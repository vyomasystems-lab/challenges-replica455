==> flow/design.v <==
module FIFO_BUFFER_MEMORY( clock, data_in, read, write,  enable, data_out, reset,empty ); 
input  clock, read, write, enable, reset;
input   [31:0]    data_in;
output  empty;
output reg [31:0] data_out; 
reg [2:0]  count = 0;         
reg [31:0] memory [0:7];      
reg [2:0]  read_pointer = 0; 
reg [2:0]  write_pointer = 0;  
assign empty = (count==0)? 1'b1:1'b0; 
always @ (posedge clock) 
begin 
 if (enable==0);  
 else begin 
  if (reset) begin 
   read_pointer = 0; 
   write_pointer = 0; 
  end 
  else if (read ==1'b1 && count!=0) begin 
   data_out  = memory[read_pointer]; 
   read_pointer = read_pointer+1; 
  end 
  else if (write==1'b1 && count<8) begin
   memory[write_pointer]  = data_in; 
   write_pointer  = write_pointer+1; 
  end 
  else; 
 end 
 if (write_pointer==8) 
  write_pointer=0; 
 else if (read_pointer==8) 
  read_pointer=0; 
 else;
 if (read_pointer > write_pointer) begin 
  count=read_pointer-write_pointer; 
 end 
 else if (write_pointer > read_pointer) 
  count=write_pointer-read_pointer; 
 else;
end 
endmodule 
## From RTL to reports: FIFO_BUFFER_MEMORY

The steps from the RTL of FIFO_BUFFER_MEMORY to its reports follow in flow order.
Line numbers count from 1 in the design file above.
Cell names lack the library's common part.
The mark - stands for no value.

| inputs | value |
|---|---|
| top module | FIFO_BUFFER_MEMORY |
| clock | clock |
| cell library | sky130hd |
| corner | tt_025C_1v80 |

## After elaboration

Yosys after proc, flatten, opt, wreduce and memory -nomap, before mapping. Memory bits, and registers merged into a memory's read port (data or address), are not among the register bits. Print and check cells are not counted. Equal cells are merged and count once.
Memory sizes are those after Yosys's memory passes, which may raise the word count (mostly to a power of two), join words into wider ones and drop unused or constant bits.

| storage and ports | value |
|---|---|
| register bits after elaboration | 9 |
| bits in writable memories | 256 |
| word width x clocked read ports | 32 |
| memories kept | 1 |
| input bits | 37 |
| output and inout bits | 33 |
| cells after elaboration | 40 |

Memories:

| name | words | bits a word | rd ports | wr ports | line | text |
|---|---|---|---|---|---|---|
| memory | 8 | 32 | 1 | 1 | 7 | `reg [31:0] memory [0:7];` |

| cells by class | value |
|---|---|
| add/sub/neg operators | 4 |
| magnitude comparators | 3 |
| multiplexer cells | 22 |
| bitwise operators | 1 |
| reduce/logical cells | 6 |

Operators by type and width:

| cell | number |
|---|---|
| two-way mux 32 bit | 4 |
| two-way mux 3 bit | 13 |
| adder 3 x 1 -> 3 bit (second input constant) | 2 |
| subtractor 3 bit | 2 |
| greater-than comparator 3 bit | 2 |
| two-way mux 1 bit | 5 |
| < comparator 3 x 4 -> 1 bit (second input constant) | 1 |
| zero test 3 bit | 1 |
| AND reduction 3 bit | 1 |
| nonzero test 3 bit | 1 |
| logical AND 1 bit | 2 |
| nonzero test 2 bit | 1 |
| NOT 1 bit | 1 |

## Longest topological paths

Longest topological path by Yosys (ltp), each cell counted once; first at word level (registers and memories cut), then after technology mapping (sequential cells cut; the memories' decode and read muxes count).

| depth | value |
|---|---|
| depth in word-level cells | 9 |
| ABC_AREA | 0 |
| mapped depth | 12 |
| mapped depth without buffers | 10 |

## After synthesis

Source: synth_stat.txt of the flow (Yosys; design flattened, memories mapped). It holds for the ABC_AREA given above (unset counts as 0); a run with the other value may have another netlist.
Totals and module areas in this step are rounded.

| synthesis totals | value |
|---|---|
| standard cells after synthesis | 563 |
| synthesis area | 0.0113 mm² |
| sequential area | 0.00886 mm² |
| flip-flop cells | 297 |
| buffers | 24 |

Cells by type:

| cell | number | total area (µm²) |
|---|---|---|
| edfxtp_1 | 291 | 8.74E+03 |
| mux4_2 | 64 | 1.44E+03 |
| nand2_1 | 104 | 390.374 |
| dfxtp_1 | 6 | 120.115 |
| ha_1 | 8 | 100.096 |
| inv_1 | 13 | 48.797 |
| nor2_1 | 11 | 41.29 |
| fa_1 | 2 | 40.038 |
| buf_2 | 7 | 35.034 |
| clkbuf_1 | 9 | 33.782 |
| a2bb2oi_1 | 3 | 26.275 |
| o22ai_1 | 4 | 25.024 |
| buf_4 | 3 | 22.522 |
| o31ai_4 | 1 | 21.27 |
| buf_1 | 5 | 18.768 |
| a211oi_1 | 2 | 15.014 |
| nand3b_1 | 2 | 15.014 |
| and3_1 | 2 | 12.512 |

Other cell types: 22; their cells: 26.

## Worst setup path after synthesis

OpenSTA on the mapped netlist: ideal clock, no wires. The path of least setup slack (recovery checks aside). Input and output delay are each 20% of the period. Register names are those of the netlist, which keeps one name where synthesis merged equal registers.

| timing after synthesis | value |
|---|---|
| path type | input-to-reg |
| start point | in reset |
| end point | mem memory[0][0] |
| period | 4.1 ns |
| input delay | 0.820 ns |
| setup time | 0.461 ns |
| launch time at the first pin | 0.820 ns |
| arrival time | 3.673 ns |
| required time | 3.639 ns |
| setup slack | -0.034 ns |
| path delay | 3.314 ns |
| driving pins on the path | 4 |
| path buffers | 1 |
| period reached after synthesis | 4.134 ns |

"path delay" is the arrival time less input delay plus setup time.
"driving pins on the path": output pins that drive a net of the path, with the launching flip-flop's if there is one; two outputs of one cell count as two.
"period reached after synthesis" is the clock period less the worst setup slack; recovery checks do not enter. This is arithmetic on one report: input and output delays are still those of the set period (20% each).
Between the ends stands the longest chain of elaborated cells between them, by number of cells; it is not shown to be the way that was timed. Of several equally long chains one is given.
A line is the first line of the expression or statement that the cell stems from. Yosys adds cells for indexed reads and writes and turns some case tables into memories.
Only ways into the end's enable, where the timed path ends, are counted here.

| between the ends, after synthesis | value |
|---|---|
| path through | nand2b_1 -> or3_1 -> buf_2 -> nor3_1 |
| length of the longest elaborated chain | 2 |
| elaborated cells between the ends (all ways) | 4 |
| source lines of those cells | 2 |
| those cells by class | 4 x mux |

Ends and longest elaborated chain, after synthesis:

| item | line | text |
|---|---|---|
| from (decl) | 2 | `input  clock, read, write, enable, reset;` |
| two-way mux 3 bit | 15 | `if (reset) begin` |
| two-way mux 3 bit | 13 | `if (enable==0);` |
| to (decl) | 7 | `reg [31:0] memory [0:7];` |

## Timing after layout

From the final timing report of record 1: the path of least setup slack in the routed layout; clock arrival at registers is part of the times.

| timing post-layout | value |
|---|---|
| path type | input-to-reg |
| start point | in enable |
| end point | reg count[2] |
| period | 5.11 ns |
| input delay | 1.02 ns |
| setup time | 0.26 ns |
| launch time at the first pin | 1.02 ns |
| arrival time | 4.17 ns |
| required time | 5.39 ns |
| setup slack | 1.22 ns |
| driving pins on the path | 9 |
| path buffers | 1 |

Between the ends stands the longest chain of elaborated cells between them, by number of cells; it is not shown to be the way that was timed. Of several equally long chains one is given.
Ways into the end's enable are left out, as the timed path ends at the data pin.

| between the ends, post-layout | value |
|---|---|
| path through | clkdlybuf4s50_1 -> nand2b_1 -> o311ai_0 -> ha_1 -> inv_1 -> fa_1 -> o31a_1 -> a311oi_1 -> a211oi_1 |
| length of the longest elaborated chain | 4 |
| elaborated cells between the ends (all ways) | 8 |
| source lines of those cells | 5 |
| those cells by class | 2 x add/sub; 2 x compare; 4 x mux |

Ends and longest elaborated chain, post-layout:

| item | line | text |
|---|---|---|
| from (decl) | 2 | `input  clock, read, write, enable, reset;` |
| two-way mux 3 bit | 13 | `if (enable==0);` |
| subtractor 3 bit | 38 | `count=write_pointer-read_pointer;` |
| two-way mux 3 bit | 37 | `else if (write_pointer > read_pointer)` |
| two-way mux 3 bit | 34 | `if (read_pointer > write_pointer) begin` |
| to (assign) | 35 | `count=read_pointer-write_pointer;` |
| to (assign) | 38 |  |
| to (decl) | 6 | `reg [2:0]  count = 0;` |

Subject: flow runs of FIFO_BUFFER_MEMORY

Hi,

Stored flow runs of FIFO_BUFFER_MEMORY (2 of them; Yosys, OpenROAD, sky130hd). They differ in their settings and are not a sequence. Constraints: input delay and output delay 20% of the set period each, output load 0.01 pF.
"clock period achieved" is the run's clock period less its worst setup slack. It is reckoned from that one timing run; input and output delays stay at 20% of the period that was set.
By "time of the worst setup path" is meant the share of the clock period that the worst setup path is allowed (20% is reserved at inputs, 20% at outputs), minus its slack. Clock arrival times at its registers enter into it.
"total design power": no workload was simulated; the value follows from the tool's default switching activity.
Results are given in rounded form.
Among the settings, - means not set for that run.
Results: - = not shown.

| stored run | period_ns | CORE_UTILIZATION | PLACE_DENSITY | CORE_MARGIN | CELL_PAD_IN_SITES_GLOBAL_PLACEMENT | CELL_PAD_IN_SITES_DETAIL_PLACEMENT | TNS_END_PERCENT | ABC_AREA | GPL_TIMING_DRIVEN | GPL_ROUTABILITY_DRIVEN | CTS_CLUSTER_SIZE | MAX_ROUTING_LAYER | CAP_MARGIN | SLEW_MARGIN | SETUP_SLACK_MARGIN | PLACE_DENSITY_LB_ADDON | CORE_ASPECT_RATIO | MIN_ROUTING_LAYER | time of the worst setup path (ns) | worst setup path type | setup slack of the critical path (ns) | standard-cell area after routing (mm²) | area of the die (mm²) | post-route utilization | clock period achieved (ns) | post-route setup TNS (ns) | Yosys chip area after synthesis (mm²) | worst hold slack in the final report (ns) | total design power (uW) |
|---|---|---|---|---|---|---|---|---|---|---|---|---|---|---|---|---|---|---|---|---|---|---|---|---|---|---|---|---|---|
| record 1 | 5.11 | 62 | 0.52 | 2 | 3 | 1 | 25 | 0 | 0 | 1 | 28 | met5 | 20 | 20 | - | - | - | - | 2.86 | input-to-reg | 1.22 | 0.0136 | 0.0194 | 0.76 | 3.885 | 0.000 | 0.0113 | 0.655 | 6530 |
| record 2 | 5.6 | 69 | - | 2 | 1 | 2 | - | 1 | - | - | - | - | 20 | 20 | 0.07 | 0.1 | 0.93 | met2 | - | - | - | - | - | - | - | - | - | - | - |

Record 2: not finished: placement ended with error DPL-0033

Regards
